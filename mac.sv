==> flow/design.v <==
module mac (
        i_nrst,
        i_clk,
        i_a0,
        i_a1,
        i_a2,
        i_a3,
        i_a4,
        i_a5,
        i_a6,
        i_a7, 
        i_b0,
        i_b1,
        i_b2,
        i_b3,
        i_b4,
        i_b5,
        i_b6,
        i_b7,
        o_res
    );
    input                      i_nrst;
    input                      i_clk;
    input  logic signed  [7:0] i_a0, i_a1, i_a2, i_a3, i_a4, i_a5, i_a6, i_a7;  
    input  logic signed  [7:0] i_b0, i_b1, i_b2, i_b3, i_b4, i_b5, i_b6, i_b7;  
    output logic signed [18:0] o_res;                                           
    logic signed [15:0] mul2add_wire_0, mul2add_wire_1, mul2add_wire_2, mul2add_wire_3, mul2add_wire_4, mul2add_wire_5, mul2add_wire_6, mul2add_wire_7;
    logic signed [18:0] o_sum;
    multiplier_array mult_array
        (
            .i_nrst(i_nrst),
            .i_clk(i_clk),
            .i_a0(i_a0),
            .i_a1(i_a1),
            .i_a2(i_a2),
            .i_a3(i_a3),
            .i_a4(i_a4),
            .i_a5(i_a5),
            .i_a6(i_a6),
            .i_a7(i_a7), 
            .i_b0(i_b0),
            .i_b1(i_b1),
            .i_b2(i_b2),
            .i_b3(i_b3),
            .i_b4(i_b4),
            .i_b5(i_b5),
            .i_b6(i_b6),
            .i_b7(i_b7),
            .o_0(mul2add_wire_0),
            .o_1(mul2add_wire_1),
            .o_2(mul2add_wire_2),
            .o_3(mul2add_wire_3),
            .o_4(mul2add_wire_4),
            .o_5(mul2add_wire_5),
            .o_6(mul2add_wire_6),
            .o_7(mul2add_wire_7)
        );
    adder_tree adder_tree
        (
            .i_nrst(i_nrst),
            .i_clk(i_clk),
            .i_0(mul2add_wire_0),
            .i_1(mul2add_wire_1),
            .i_2(mul2add_wire_2),
            .i_3(mul2add_wire_3),
            .i_4(mul2add_wire_4),
            .i_5(mul2add_wire_5),
            .i_6(mul2add_wire_6),
            .i_7(mul2add_wire_7),
            .o_sum(o_sum)
        ); 
    assign o_res = o_sum;
endmodule
module adder_tree (
        i_nrst,
        i_clk,
        i_0,
        i_1,
        i_2,
        i_3,
        i_4,
        i_5,
        i_6,
        i_7,
        o_sum
    );
    input                      i_nrst;
    input                      i_clk;
    input  logic signed [15:0] i_0, i_1, i_2, i_3, i_4, i_5, i_6, i_7;
    output logic signed [18:0] o_sum;
    logic signed [16:0] sum_stage_0_0_wire, sum_stage_0_1_wire, sum_stage_0_2_wire, sum_stage_0_3_wire;  
    logic signed [17:0] sum_stage_1_0_wire, sum_stage_1_1_wire;                                          
    logic signed [17:0] sum_stage_2_0_wire;                                                              
    logic signed [16:0] sum_stage_0_0_reg, sum_stage_0_1_reg, sum_stage_0_2_reg, sum_stage_0_3_reg;  
    logic signed [17:0] sum_stage_2_0_reg;                                                           
    adder #(.BITWIDTH(16)) add_stage_0_0
        (
            .i_a(i_0),
            .i_b(i_1),
            .o_sum(sum_stage_0_0_wire)
        ); 
    adder #(.BITWIDTH(16)) add_stage_0_1
        (
            .i_a(i_2),
            .i_b(i_3),
            .o_sum(sum_stage_0_1_wire)
        ); 
    adder #(.BITWIDTH(16)) add_stage_0_2
        (
            .i_a(i_4),
            .i_b(i_5),
            .o_sum(sum_stage_0_2_wire)
        ); 
    adder #(.BITWIDTH(16)) add_stage_0_3
        (
            .i_a(i_6),
            .i_b(i_7),
            .o_sum(sum_stage_0_3_wire)
        ); 
    adder #(.BITWIDTH(17)) add_stage_1_0
        (
            .i_a(sum_stage_0_0_reg),
            .i_b(sum_stage_0_1_reg),
            .o_sum(sum_stage_1_0_wire)
        ); 
    adder #(.BITWIDTH(17)) add_stage_1_1
        (
            .i_a(sum_stage_0_2_reg),
            .i_b(sum_stage_0_3_reg),
            .o_sum(sum_stage_1_1_wire)
        ); 
    adder #(.BITWIDTH(18)) add_stage_2_0
        (
            .i_a(sum_stage_1_0_wire),
            .i_b(sum_stage_1_1_wire),
            .o_sum(sum_stage_2_0_wire)
        );
    always_ff @( posedge i_clk ) begin
        if ( !i_nrst ) begin
            sum_stage_0_0_reg <= 0;
            sum_stage_0_1_reg <= 0;
            sum_stage_0_2_reg <= 0;
            sum_stage_0_3_reg <= 0;
            sum_stage_2_0_reg <= 0;
        end else begin
            sum_stage_0_0_reg <= sum_stage_0_0_wire;
            sum_stage_0_1_reg <= sum_stage_0_1_wire;
            sum_stage_0_2_reg <= sum_stage_0_2_wire;
            sum_stage_0_3_reg <= sum_stage_0_3_wire;
            sum_stage_2_0_reg <= sum_stage_2_0_wire;
        end
    end
    assign o_sum = sum_stage_2_0_reg;
endmodule
module multiplier_array (
        i_nrst,
        i_clk,
        i_a0,
        i_a1,
        i_a2,
        i_a3,
        i_a4,
        i_a5,
        i_a6,
        i_a7, 
        i_b0,
        i_b1,
        i_b2,
        i_b3,
        i_b4,
        i_b5,
        i_b6,
        i_b7,
        o_0,
        o_1,
        o_2,
        o_3,
        o_4,
        o_5,
        o_6,
        o_7
    );
    input                      i_nrst;
    input                      i_clk;
    input  logic signed  [7:0] i_a0, i_a1, i_a2, i_a3, i_a4, i_a5, i_a6, i_a7;  
    input  logic signed  [7:0] i_b0, i_b1, i_b2, i_b3, i_b4, i_b5, i_b6, i_b7;  
    output logic signed [15:0] o_0, o_1, o_2, o_3, o_4, o_5, o_6, o_7;  
    logic signed [15:0] o_0_wire, o_1_wire, o_2_wire, o_3_wire, o_4_wire, o_5_wire, o_6_wire, o_7_wire;
    logic signed [15:0] o_0_reg, o_1_reg, o_2_reg, o_3_reg, o_4_reg, o_5_reg, o_6_reg, o_7_reg;
    multiplier mult_0
        (
            .i_a(i_a0),
            .i_b(i_b0),
            .o_p(o_0_wire)
        );
    multiplier mult_1
        (
            .i_a(i_a1),
            .i_b(i_b1),
            .o_p(o_1_wire)
        );
    multiplier mult_2
        (
            .i_a(i_a2),
            .i_b(i_b2),
            .o_p(o_2_wire)
        );
    multiplier mult_3
        (
            .i_a(i_a3),
            .i_b(i_b3),
            .o_p(o_3_wire)
        );
    multiplier mult_4
        (
            .i_a(i_a4),
            .i_b(i_b4),
            .o_p(o_4_wire)
        );
    multiplier mult_5
        (
            .i_a(i_a5),
            .i_b(i_b5),
            .o_p(o_5_wire)
        );
    multiplier mult_6
        (
            .i_a(i_a6),
            .i_b(i_b6),
            .o_p(o_6_wire)
        );
    multiplier mult_7
        (
            .i_a(i_a7),
            .i_b(i_b7),
            .o_p(o_7_wire)
        );
    always_ff @( posedge i_clk ) begin
        if ( !i_nrst ) begin
            o_0_reg <= 0;
            o_1_reg <= 0; 
            o_2_reg <= 0; 
            o_3_reg <= 0; 
            o_4_reg <= 0; 
            o_5_reg <= 0; 
            o_6_reg <= 0; 
            o_7_reg <= 0; 
        end else begin
            o_0_reg <= o_0_wire;
            o_1_reg <= o_1_wire; 
            o_2_reg <= o_2_wire; 
            o_3_reg <= o_3_wire; 
            o_4_reg <= o_4_wire; 
            o_5_reg <= o_5_wire; 
            o_6_reg <= o_6_wire; 
            o_7_reg <= o_7_wire; 
        end
    end
    assign o_0 = o_0_reg;
    assign o_1 = o_1_reg;
    assign o_2 = o_2_reg;
    assign o_3 = o_3_reg;
    assign o_4 = o_4_reg;
    assign o_5 = o_5_reg;
    assign o_6 = o_6_reg;
    assign o_7 = o_7_reg;
endmodule
module multiplier (
        i_a,
        i_b,
        o_p
    );
    input  logic signed  [7:0] i_a;
    input  logic signed  [7:0] i_b;
    output logic signed [15:0] o_p;
    assign o_p = $signed(i_a) * $signed(i_b);
endmodule
module adder #(parameter BITWIDTH = 8) (
        i_a,
        i_b,
        o_sum 
    );
    input  logic signed [BITWIDTH-1:0] i_a;
    input  logic signed [BITWIDTH-1:0] i_b;
    output logic signed   [BITWIDTH:0] o_sum;
    assign o_sum = $signed(i_a) + $signed(i_b);
endmodule
; ---- Tool chain data of mac
; The steps from the RTL of mac to its reports follow in flow order.
; Lines are those of the file above, counted from 1.
; Library cell names are shortened.
; Not given: n/a
[design]
top = mac
clk_port = i_clk
library = sky130hd
lib_corner = tt_025C_1v80

; ---- Word-level counts
; Counts by Yosys on the flattened word-level netlist (proc, flatten, opt, wreduce; memories kept). Register bits leave out memories and registers merged into their read ports (data or address); mux counts leave out enables and synchronous resets folded into registers. Print and check cells are left out. Cells with the same type and inputs are merged into one.
[word_totals]
reg_bits = 214
input_bits = 130
output_inout_bits = 19
wordCells = 28
[op_classes]
n_addsub = 7
n_mul = 8
[op_table]
columns = cell, count
row1 = multiplier 8 x 8 -> 16 bit, 8
row2 = adder 16 x 16 -> 17 bit, 4
row3 = adder 17 x 17 -> 18 bit, 2
row4 = adder 18 bit, 1

; ---- Longest topological paths
; Depth = most cells in a row (Yosys ltp): at word level without a register or memory, in the mapped netlist without a sequential cell, where the memories' decode and read muxes count.
[logic_depth]
ltp_word = 2
abc_area = 0
mapped_depth = 18

; ---- After synthesis
; Source: synth_stat.txt of the flow (Yosys; design flattened, memories mapped). It holds for the ABC_AREA given above (unset counts as 0); a run with the other value may have another netlist.
[by_type]
columns = cell, count, type_area_um2
row1 = fa_1, 478, 9.57E+03
row2 = dfxtp_1, 214, 4.28E+03
row3 = ha_1, 313, 3.92E+03
row4 = inv_1, 663, 2.49E+03
row5 = and2_1, 369, 2.31E+03
row6 = xnor2_1, 106, 928.39
row7 = nand2_1, 181, 679.402
row8 = nor2_1, 150, 563.04
row9 = a21oi_1, 111, 555.533
row10 = o21ai_0, 87, 435.418
row11 = nor2b_1, 64, 400.384
row12 = o21a_1, 39, 292.781
row13 = nand2b_1, 42, 262.752
row14 = nor3_1, 49, 245.235
row15 = nand3_1, 48, 240.23
row16 = a21o_1, 29, 217.709
row17 = xor2_1, 24, 210.202
row18 = a211oi_1, 27, 202.694
; Not listed: further types 50, cells in them 224.
[mapped]
mapped_cells = 3218
synth_area_mm2 = 0.0294633
seq_area_mm2 = 0.0042841
flip_flops = 214
; The figures by module come from a second, unflattened synthesis with its own total; it is not the netlist above.
[unflattened]
hier_cells = 3532
hier_area_mm2 = 0.0322634
; Each row is one instance without its submodules.
[modules]
columns = mod, n_inst, n_cells, area_mm2
row1 = multiplier, 8, 289, 0.0025437
row2 = multiplier_array, 1, 270, 0.0035509
row3 = adder #(BITWIDTH=16), 4, 95, 0.0007782
row4 = adder_tree, 1, 182, 0.0023435
row5 = adder #(BITWIDTH=17), 2, 125, 0.0009684
row6 = adder #(BITWIDTH=18), 1, 138, 0.0009697
row7 = mac, 1, 0, 0

; ---- Worst setup path after synthesis
; OpenSTA on the mapped netlist: ideal clock, no wires. The path of least setup slack (recovery checks aside). Input and output delay are each 20% of the period. Register names are those of the netlist, which keeps one name where synthesis merged equal registers.
[synth_path]
kind = input -> register
startpoint = input port i_a6[5]
endpoint = register mult_array.o_6_reg[12]
tclk_ns = 4.37
in_delay_ns = 0.874
launch_ns = 0.874
t_arrival_ns = 4.513
required_ns = 4.290
setup_slack_ns = -0.223
path_delay_ns = 3.719
driving_pins = 16
path_buffers = 0
period_less_setup_slack_ns = 4.593
; "path_delay_ns" = arrival - input delay + setup time.
; "driving_pins": output pins that drive a net of the path, with the launching flip-flop's if there is one; two outputs of one cell count as two.
; "period_less_setup_slack_ns" = period - worst setup slack (recovery checks aside). The figure is calculated, with input and output delays left at 20% of the set period.
; The rows between start and end are the longest chain of elaborated cells between them; the timing report does not say that the signal goes this way. Where chains are equally long, one stands for them.
; Each line given opens the expression or statement behind the cell; cells for indexed reads and writes are added by Yosys, which also makes memories of some case tables.
[synth_via]
path_cell_list = and2_1 -> fa_1 -> inv_1 -> fa_1 -> inv_1 -> fa_1 -> inv_1 -> fa_1 -> inv_1 -> ha_1 -> o21a_1 -> o31a_1 -> o31ai_1 -> a21boi_0 -> o21ai_0 -> nor3b_1
elab_chain_cells = 1
[synth_lines]
columns = item, line
row1 = start: declaration, 24  ; input  logic signed  [7:0] i_a0, i_a1, i_a2, i_a3, i_a4, i_a5, i_a6, i_a7;
row2 = multiplier 8 x 8 -> 16 bit, 276  ; assign o_p = $signed(i_a) * $signed(i_b);
row3 = end: assignment, 246  ; o_6_reg <= 0;
row4 = end: assignment, 255  ; o_6_reg <= o_6_wire;
row5 = end: declaration, 189  ; logic signed [15:0] o_0_reg, o_1_reg, o_2_reg, o_3_reg, o_4_reg, o_5_reg, o_6_reg, o_7_reg;

; ---- Path in the finished layout
; From the final timing report of flow run 1: the path of least setup slack in the routed layout; clock arrival at registers is part of the times.
[layout_path]
kind = input -> register
startpoint = input port i_b7[2]
endpoint = register mult_array.o_7_reg[12]
tclk_ns = 5.85
in_delay_ns = 1.17
launch_ns = 1.17
t_arrival_ns = 5.63
required_ns = 6.27
setup_slack_ns = 0.65
driving_pins = 17
path_buffers = 1
; The rows between start and end are the longest chain of elaborated cells between them; the timing report does not say that the signal goes this way. Where chains are equally long, one stands for them.
[layout_via]
path_cell_list = clkdlybuf4s50_1 -> and2_1 -> fa_1 -> inv_1 -> fa_1 -> inv_1 -> fa_1 -> inv_1 -> fa_1 -> inv_1 -> ha_1 -> o21a_1 -> o31a_1 -> o31ai_2 -> a21boi_0 -> o21ai_0 -> nor3b_1
elab_chain_cells = 1
[layout_lines]
columns = item, line
row1 = start: declaration, 25  ; input  logic signed  [7:0] i_b0, i_b1, i_b2, i_b3, i_b4, i_b5, i_b6, i_b7;
row2 = multiplier 8 x 8 -> 16 bit, 276  ; assign o_p = $signed(i_a) * $signed(i_b);
row3 = end: assignment, 247  ; o_7_reg <= 0;
row4 = end: assignment, 256  ; o_7_reg <= o_7_wire;
row5 = end: declaration, 189  ; logic signed [15:0] o_0_reg, o_1_reg, o_2_reg, o_3_reg, o_4_reg, o_5_reg, o_6_reg, o_7_reg;

Add stored flow runs of mac

Measured results for mac: 2 stored runs of the Yosys and OpenROAD flow on sky130hd. The settings differ; the order carries no meaning. The constraints put input and output delay at 20% of the set period each and load the outputs with 0.01 pF.
"worst_path_allowed_less_slack_ns" is the time allowed to the run's worst setup path (the clock period less input and output delay, where it has them) less its slack. Clock arrival times count: a late capture clock shortens it, a late launch clock lengthens it.

# flow run 1
==> flow/run.sh <==
#!/bin/bash
# the make line also repeats the synthesis and layout settings of config.mk as NAME=value (left out here)
make -C /OpenROAD-flow-scripts/flow DESIGN_CONFIG=/design/flow/config.mk WORK_HOME=/design/flow/orfs CLKGATE_MAP_FILE= finish
==> flow/config.mk <==
export PLATFORM = sky130hd
export DESIGN_NAME = mac
export DESIGN_NICKNAME = mac
export VERILOG_FILES = /design/flow/design.v
export SDC_FILE = /design/flow/constraint.sdc
export NUM_CORES = 4
export LEC_CHECK = 0
export CAP_MARGIN = 20
export CORE_MARGIN = 2
export CORE_UTILIZATION = 40
export SETUP_SLACK_MARGIN = 0.44
export SLEW_MARGIN = 20
==> flow/constraint.sdc <==
create_clock -name core_clock -period 5.85 [get_ports {i_clk}]
set_input_delay 1.1700 -clock core_clock [delete_from_list [all_inputs] [get_ports {i_clk}]]
set_output_delay 1.1700 -clock core_clock [all_outputs]
set_load 0.01 [all_outputs]

==> flow run 1: results <==
synth_area_mm2=0.0294633
design_die_area_mm2=0.0758452
finish.stdcell_area_mm2=0.0336911
finalUtil_pct=46.2
setup_worst_slack_ns=0.649
timing.setup.tns_ns=0.000
fin_hold_ws_ns=0.579
worst_path_allowed_less_slack_ns=4.03
timing.worst_path_kind="input -> register"

# flow run 2
==> flow/run.sh <==
#!/bin/bash
# the make line also repeats the synthesis and layout settings of config.mk as NAME=value (left out here)
make -C /OpenROAD-flow-scripts/flow DESIGN_CONFIG=/design/flow/config.mk WORK_HOME=/design/flow/orfs CLKGATE_MAP_FILE= finish
==> flow/config.mk <==
export PLATFORM = sky130hd
export DESIGN_NAME = mac
export DESIGN_NICKNAME = mac
export VERILOG_FILES = /design/flow/design.v
export SDC_FILE = /design/flow/constraint.sdc
export NUM_CORES = 4
export LEC_CHECK = 0
export CAP_MARGIN = 20
export CELL_PAD_IN_SITES_DETAIL_PLACEMENT = 1
export CELL_PAD_IN_SITES_GLOBAL_PLACEMENT = 0
export CORE_MARGIN = 2
export CORE_UTILIZATION = 65
export CTS_CLUSTER_DIAMETER = 138
export GPL_ROUTABILITY_DRIVEN = 0
export PLACE_DENSITY_LB_ADDON = 0.1
export SETUP_SLACK_MARGIN = 0.61
export SLEW_MARGIN = 20
==> flow/constraint.sdc <==
create_clock -name core_clock -period 4.6 [get_ports {i_clk}]
set_input_delay 0.9200 -clock core_clock [delete_from_list [all_inputs] [get_ports {i_clk}]]
set_output_delay 0.9200 -clock core_clock [all_outputs]
set_load 0.01 [all_outputs]

==> flow run 2: results <==
outcome="incomplete, placement halted on DPL-0033"
